==> flow/design.v <==
package rv32i_types;
typedef enum bit [6:0] {
    op_lui   = 7'b0110111,  
    op_auipc = 7'b0010111,  
    op_jal   = 7'b1101111,  
    op_jalr  = 7'b1100111,  
    op_br    = 7'b1100011,  
    op_load  = 7'b0000011,  
    op_store = 7'b0100011,  
    op_imm   = 7'b0010011,  
    op_reg   = 7'b0110011,  
    op_csr   = 7'b1110011   
} rv32i_opcode;
typedef enum bit [2:0] {
    beq  = 3'b000,
    bne  = 3'b001,
    blt  = 3'b100,
    bge  = 3'b101,
    bltu = 3'b110,
    bgeu = 3'b111
} branch_funct3_t;
typedef enum bit [2:0] {
    lb  = 3'b000,
    lh  = 3'b001,
    lw  = 3'b010,
    lbu = 3'b100,
    lhu = 3'b101
} load_funct3_t;
typedef enum bit [2:0] {
    sb = 3'b000,
    sh = 3'b001,
    sw = 3'b010
} store_funct3_t;
typedef enum bit [2:0] {
    add  = 3'b000,  
    sll  = 3'b001,
    slt  = 3'b010,
    sltu = 3'b011,
    axor = 3'b100,
    sr   = 3'b101,  
    aor  = 3'b110,
    aand = 3'b111
} arith_funct3_t;
typedef enum bit [2:0] {
    alu_add = 3'b000,
    alu_sll = 3'b001,
    alu_sra = 3'b010,
    alu_sub = 3'b011,
    alu_xor = 3'b100,
    alu_srl = 3'b101,
    alu_or  = 3'b110,
    alu_and = 3'b111
} alu_ops;
typedef struct packed {
	alu_ops aluop;
	branch_funct3_t cmpop;
	logic load_regfile;
	logic [1:0] pc_mux_sel;
	logic [2:0] regfilemux_sel;
	logic [2:0] byte_mux_sel;
	logic [2:0] half_mux_sel;
	logic cmpmux_sel;
	logic alumux1_sel;
	logic [2:0] alumux2_sel;
} rv32i_control_word;
typedef logic [31:0] rv32i_word;
typedef logic [4:0] rv32i_reg;
typedef logic [3:0] rv32i_mem_wmask;
endpackage : rv32i_types
module L2_data_array #(
    parameter s_index = 3,
    parameter s_offset = 5
)
(
    clk,
    read,
    write_en,
    rindex,
    windex,
    datain,
    dataout
);
localparam s_mask   = 2**s_offset;
localparam s_line   = 8*s_mask;
localparam num_sets = 2**s_index;
input clk;
input read;
input [s_mask-1:0] write_en;
input [s_index-1:0] rindex;
input [s_index-1:0] windex;
input [s_line-1:0] datain;
output logic [s_line-1:0] dataout;
logic [s_line-1:0] data [num_sets-1:0]  ;
initial
begin
    for (int i = 0; i < num_sets; i++)
    begin
        data[i] = 1'b0;
    end
end
always_comb
begin
    if (read)
        for (int i = 0; i < s_mask; i++)
           dataout[8*i +: 8] = (write_en[i] & (rindex == windex)) ? datain[8*i +: 8] : data[rindex][8*i +: 8];
	 else
        for (int i = 0; i < s_mask; i++)
           dataout[8*i +: 8] = 0;
end
always_ff @(posedge clk)
begin
    for (int i = 0; i < s_mask; i++)
    begin
		data[windex][8*i +: 8] <= write_en[i] ? datain[8*i +: 8] : data[windex][8*i +: 8];
    end
end
endmodule : L2_data_array
From RTL to reports: L2_data_array

The steps from the RTL of L2_data_array to its reports follow in flow order.
Line numbers count from 1 in the design file above.
Library cell names are shortened.
Not given: --

Top: L2_data_array
Clock port: clk
Library: sky130hd
Timing corner: tt_025C_1v80

Word-level counts

Source: Yosys, flattened and elaborated, memories not mapped. Widths are those after wreduce; folded enables and synchronous resets count as part of the registers. Registers that Yosys merges into a memory's read port (data or address) are not register bits. Print and check cells do not count. Equal cells are merged and count once.
Memory sizes are those after Yosys's memory passes, which may raise the word count (mostly to a power of two), join words into wider ones and drop unused or constant bits.

Input port bits: 296
Cells after elaboration: 162
Flip-flop bits (word level): 0
RAM bits: 2048
Memories kept: 1

Memories:

| memory | depth | bits a word | read ports | wr ports | RTL line | source |
| data   | 8     | 256         | 1          | 1        | 93       | `logic [s_line-1:0] data [num_sets-1:0]  ;` |

Equality and inequality tests: 33
Muxes and demuxes: 96
Bitwise gates (word level): 32

Operator list:

| kind                                  | count |
| 8-bit two-way mux                     | 96 |
| 1-bit != test (second input constant) | 32 |
| 1-bit bitwise AND                     | 32 |
| 3-bit equality test                   | 1 |

Logic depth

Yosys ltp: most cells in a row. Word level: on the elaborated netlist, between registers, memories and ports. Mapped: between sequential cells and ports; inverters and the memories' decode and read muxes count.

Word-level depth: 4
ABC_AREA: 1
Mapped depth: 10
Gate-level depth less buffers: 8

Synthesis result

Yosys stat after the flow's synthesis: flattened, memories mapped to cells. It holds for the ABC_AREA given above (unset counts as 0); a run with the other value may have another netlist.

Cell types:

| cell type | count | area in all (um^2) |
| edfxtp_1  | 2048  | 6.15E+04 |
| nand2_1   | 2574  | 9.66E+03 |
| nand3_1   | 1030  | 5.15E+03 |
| a21oi_1   | 510   | 2.55E+03 |
| nor2_1    | 621   | 2.33E+03 |
| nand4_1   | 258   | 1.61E+03 |
| buf_2     | 306   | 1.53E+03 |
| inv_1     | 302   | 1.13E+03 |
| nor2_2    | 151   | 944.656 |
| nand4_4   | 30    | 638.112 |
| clkbuf_1  | 123   | 461.693 |
| buf_6     | 23    | 258.998 |
| buf_1     | 56    | 210.202 |
| buf_4     | 26    | 195.187 |
| clkbuf_8  | 9     | 123.869 |
| buf_12    | 3     | 60.058 |
| inv_2     | 7     | 26.275 |
| nand2_4   | 1     | 11.261 |

Not listed: further types 2, cells in them 2.

Synthesis area: 88426.1 um^2
Buffer cells: 546
Mapped flip-flops: 2048
Cell count: 8080

Path before layout

OpenSTA on the mapped netlist: ideal clock, no wires. The path of least setup slack (recovery checks aside). Input and output delay are each 20% of the period. Register names are those of the netlist, which keeps one name where synthesis merged equal registers.

Path kind: input port to output port
Start: in rindex[2]
End: out dataout[101]
Path delay: 1.049 ns
External output delay: 0.576 ns
External input delay: 0.576 ns
Clock period: 2.88 ns
Stages on the path: 9
Data arrival time: 1.625 ns
Slack: 0.679 ns
Buffers on the path: 4
Time at the first pin: 0.576 ns
Period reached after synthesis: 2.201 ns

"path delay" is the arrival time less input delay plus setup time.
At an output port there is no setup time.
"stages on the path" counts driving pins, that of a launching flip-flop among them; a cell with two outputs on the path counts twice.
"period reached after synthesis" is the clock period less the worst setup slack; recovery checks do not enter. This is arithmetic on one report: input and output delays are still those of the set period (20% each).
The rows between start and end are the longest chain of elaborated cells between them; the timing report does not say that the signal goes this way. Where chains are equally long, one stands for them.
A line is the first line of the expression or statement that the cell stems from. Yosys adds cells for indexed reads and writes and turns some case tables into memories.

Cell sequence: buf_2 > inv_2 > buf_2 > buf_4 > buf_2 > nand2_1 > a21oi_1 > nor2_1 > nor2_1
Cells in the longest elaborated chain: 4
Elaborated cells between the ends (all ways): 5
Source lines of those cells: 3

RTL lines, path post-synthesis:

| item                | RTL line | source |
| from (decl)         | 89       | `input [s_index-1:0] rindex;` |
| 3-bit equality test | 105      | `dataout[8*i +: 8] = (write_en[i] & (rindex == windex)) ? datain[8*i +: 8] : data[rindex][8*i +: 8];` |
| 1-bit bitwise AND   | 105      |  |
| 8-bit two-way mux   | 105      |  |
| 8-bit two-way mux   | 103      | `if (read)` |
| to (decl)           | 92       | `output logic [s_line-1:0] dataout;` |

Timing after layout

From the final timing report of record 1: the path of least setup slack in the routed layout; clock arrival at registers is part of the times.

Path kind: input port to output port
Start: in rindex[0]
End: out dataout[64]
External input delay: 0.65 ns
Stages on the path: 14
Clock period: 3.25 ns
External output delay: 0.65 ns
Slack: 0.12 ns
Buffers on the path: 7
Time at the first pin: 0.65 ns
Data arrival time: 2.48 ns

The rows between start and end are the longest chain of elaborated cells between them; the timing report does not say that the signal goes this way. Where chains are equally long, one stands for them.

Cell sequence: buf_16 > clkinv_16 > nand2_8 > nand2_8 > nor2_4 > buf_12 > buf_16 > buf_6 > buf_16 > nand4_1 > nand2_1 > nor2_1 > buf_4 > dlygate4sd2_1
Cells in the longest elaborated chain: 4
Elaborated cells between the ends (all ways): 5
Source lines of those cells: 3

RTL lines, path after layout:

| item                | RTL line | source |
| from (decl)         | 89       | `input [s_index-1:0] rindex;` |
| 3-bit equality test | 105      | `dataout[8*i +: 8] = (write_en[i] & (rindex == windex)) ? datain[8*i +: 8] : data[rindex][8*i +: 8];` |
| 1-bit bitwise AND   | 105      |  |
| 8-bit two-way mux   | 105      |  |
| 8-bit two-way mux   | 103      | `if (read)` |
| to (decl)           | 92       | `output logic [s_line-1:0] dataout;` |

Ticket comment

Module L2_data_array, platform sky130hd: 2 stored runs of the flow (Yosys, OpenROAD) with differing settings, in no particular order. Input and output delays are each 20% of the period that was set; the output load is 0.01 pF.
By "clock period reached" is meant the clock period of the run minus its worst setup slack. This is arithmetic on one report: input and output delays are still those of the set period (20% each).
"time on the worst setup path" means the part of the period allowed to the worst setup path (the constraints hold back 20% at inputs and 20% at outputs) less its slack; where the path has registers, the arrival times of their clocks count too.
"total design power": no workload was simulated; the value follows from the tool's default switching activity.

## Record 1

==> flow/run.sh <==
#!/bin/bash
# the make line also repeats the synthesis and layout settings of config.mk as NAME=value (left out here)
make -C /OpenROAD-flow-scripts/flow DESIGN_CONFIG=/design/flow/config.mk WORK_HOME=/design/flow/orfs CLKGATE_MAP_FILE= finish
==> flow/config.mk <==
export PLATFORM = sky130hd
export DESIGN_NAME = L2_data_array
export DESIGN_NICKNAME = L2_data_array
export VERILOG_FILES = /design/flow/design.v
export SDC_FILE = /design/flow/constraint.sdc
export NUM_CORES = 4
export LEC_CHECK = 0
export ABC_AREA = 1
export CAP_MARGIN = 20
export CELL_PAD_IN_SITES_DETAIL_PLACEMENT = 2
export CORE_ASPECT_RATIO = 1.5
export CORE_MARGIN = 2
export CORE_UTILIZATION = 19
export CTS_CLUSTER_DIAMETER = 202
export MAX_ROUTING_LAYER = met5
export PLACE_DENSITY_LB_ADDON = 0.01
export SETUP_SLACK_MARGIN = 0.36
export SLEW_MARGIN = 0
==> flow/constraint.sdc <==
create_clock -name core_clock -period 3.25 [get_ports {clk}]
set_input_delay 0.6500 -clock core_clock [delete_from_list [all_inputs] [get_ports {clk}]]
set_output_delay 0.6500 -clock core_clock [all_outputs]
set_load 0.01 [all_outputs]

| result of record 1 | value |
|---|---|
| time on the worst setup path | 1.83 ns |
| worst setup path kind | input port to output port |
| post-layout utilization | 26.0% |
| post-route setup TNS | 0.000 ns |
| synthesis area | 88426.1 um^2 |
| die footprint | 470986.0 um^2 |
| worst setup slack after layout | 0.116 ns |
| standard-cell area after layout | 120462.0 um^2 |
| clock period reached | 3.134 ns |
| worst hold slack in the final report | 0.443 ns |
| total design power | 64977 uW |

## Record 2

==> flow/run.sh <==
#!/bin/bash
# the make line also repeats the synthesis and layout settings of config.mk as NAME=value (left out here)
make -C /OpenROAD-flow-scripts/flow DESIGN_CONFIG=/design/flow/config.mk WORK_HOME=/design/flow/orfs CLKGATE_MAP_FILE= finish
==> flow/config.mk <==
export PLATFORM = sky130hd
export DESIGN_NAME = L2_data_array
export DESIGN_NICKNAME = L2_data_array
export VERILOG_FILES = /design/flow/design.v
export SDC_FILE = /design/flow/constraint.sdc
export NUM_CORES = 4
export LEC_CHECK = 0
export CAP_MARGIN = 20
export CELL_PAD_IN_SITES_DETAIL_PLACEMENT = 0
export CELL_PAD_IN_SITES_GLOBAL_PLACEMENT = 2
export CORE_MARGIN = 2
export CORE_UTILIZATION = 39
export CTS_CLUSTER_DIAMETER = 295
export GPL_ROUTABILITY_DRIVEN = 1
export MIN_ROUTING_LAYER = met2
export PLACE_DENSITY_LB_ADDON = 0.12
export SETUP_SLACK_MARGIN = 0.21
export SLEW_MARGIN = 15
==> flow/constraint.sdc <==
create_clock -name core_clock -period 2.73 [get_ports {clk}]
set_input_delay 0.5460 -clock core_clock [delete_from_list [all_inputs] [get_ports {clk}]]
set_output_delay 0.5460 -clock core_clock [all_outputs]
set_load 0.01 [all_outputs]

| result of record 2 | value |
|---|---|
| time on the worst setup path | 2.02 ns |
| worst setup path kind | input port to output port |
| post-layout utilization | 54.6% |
| post-route setup TNS | -52.693 ns |
| synthesis area | 82283.9 um^2 |
| die footprint | 214675.0 um^2 |
| worst setup slack after layout | -0.386 ns |
| standard-cell area after layout | 114530.0 um^2 |
| clock period reached | 3.116 ns |
| worst hold slack in the final report | 0.428 ns |
| total design power | 73345 uW |
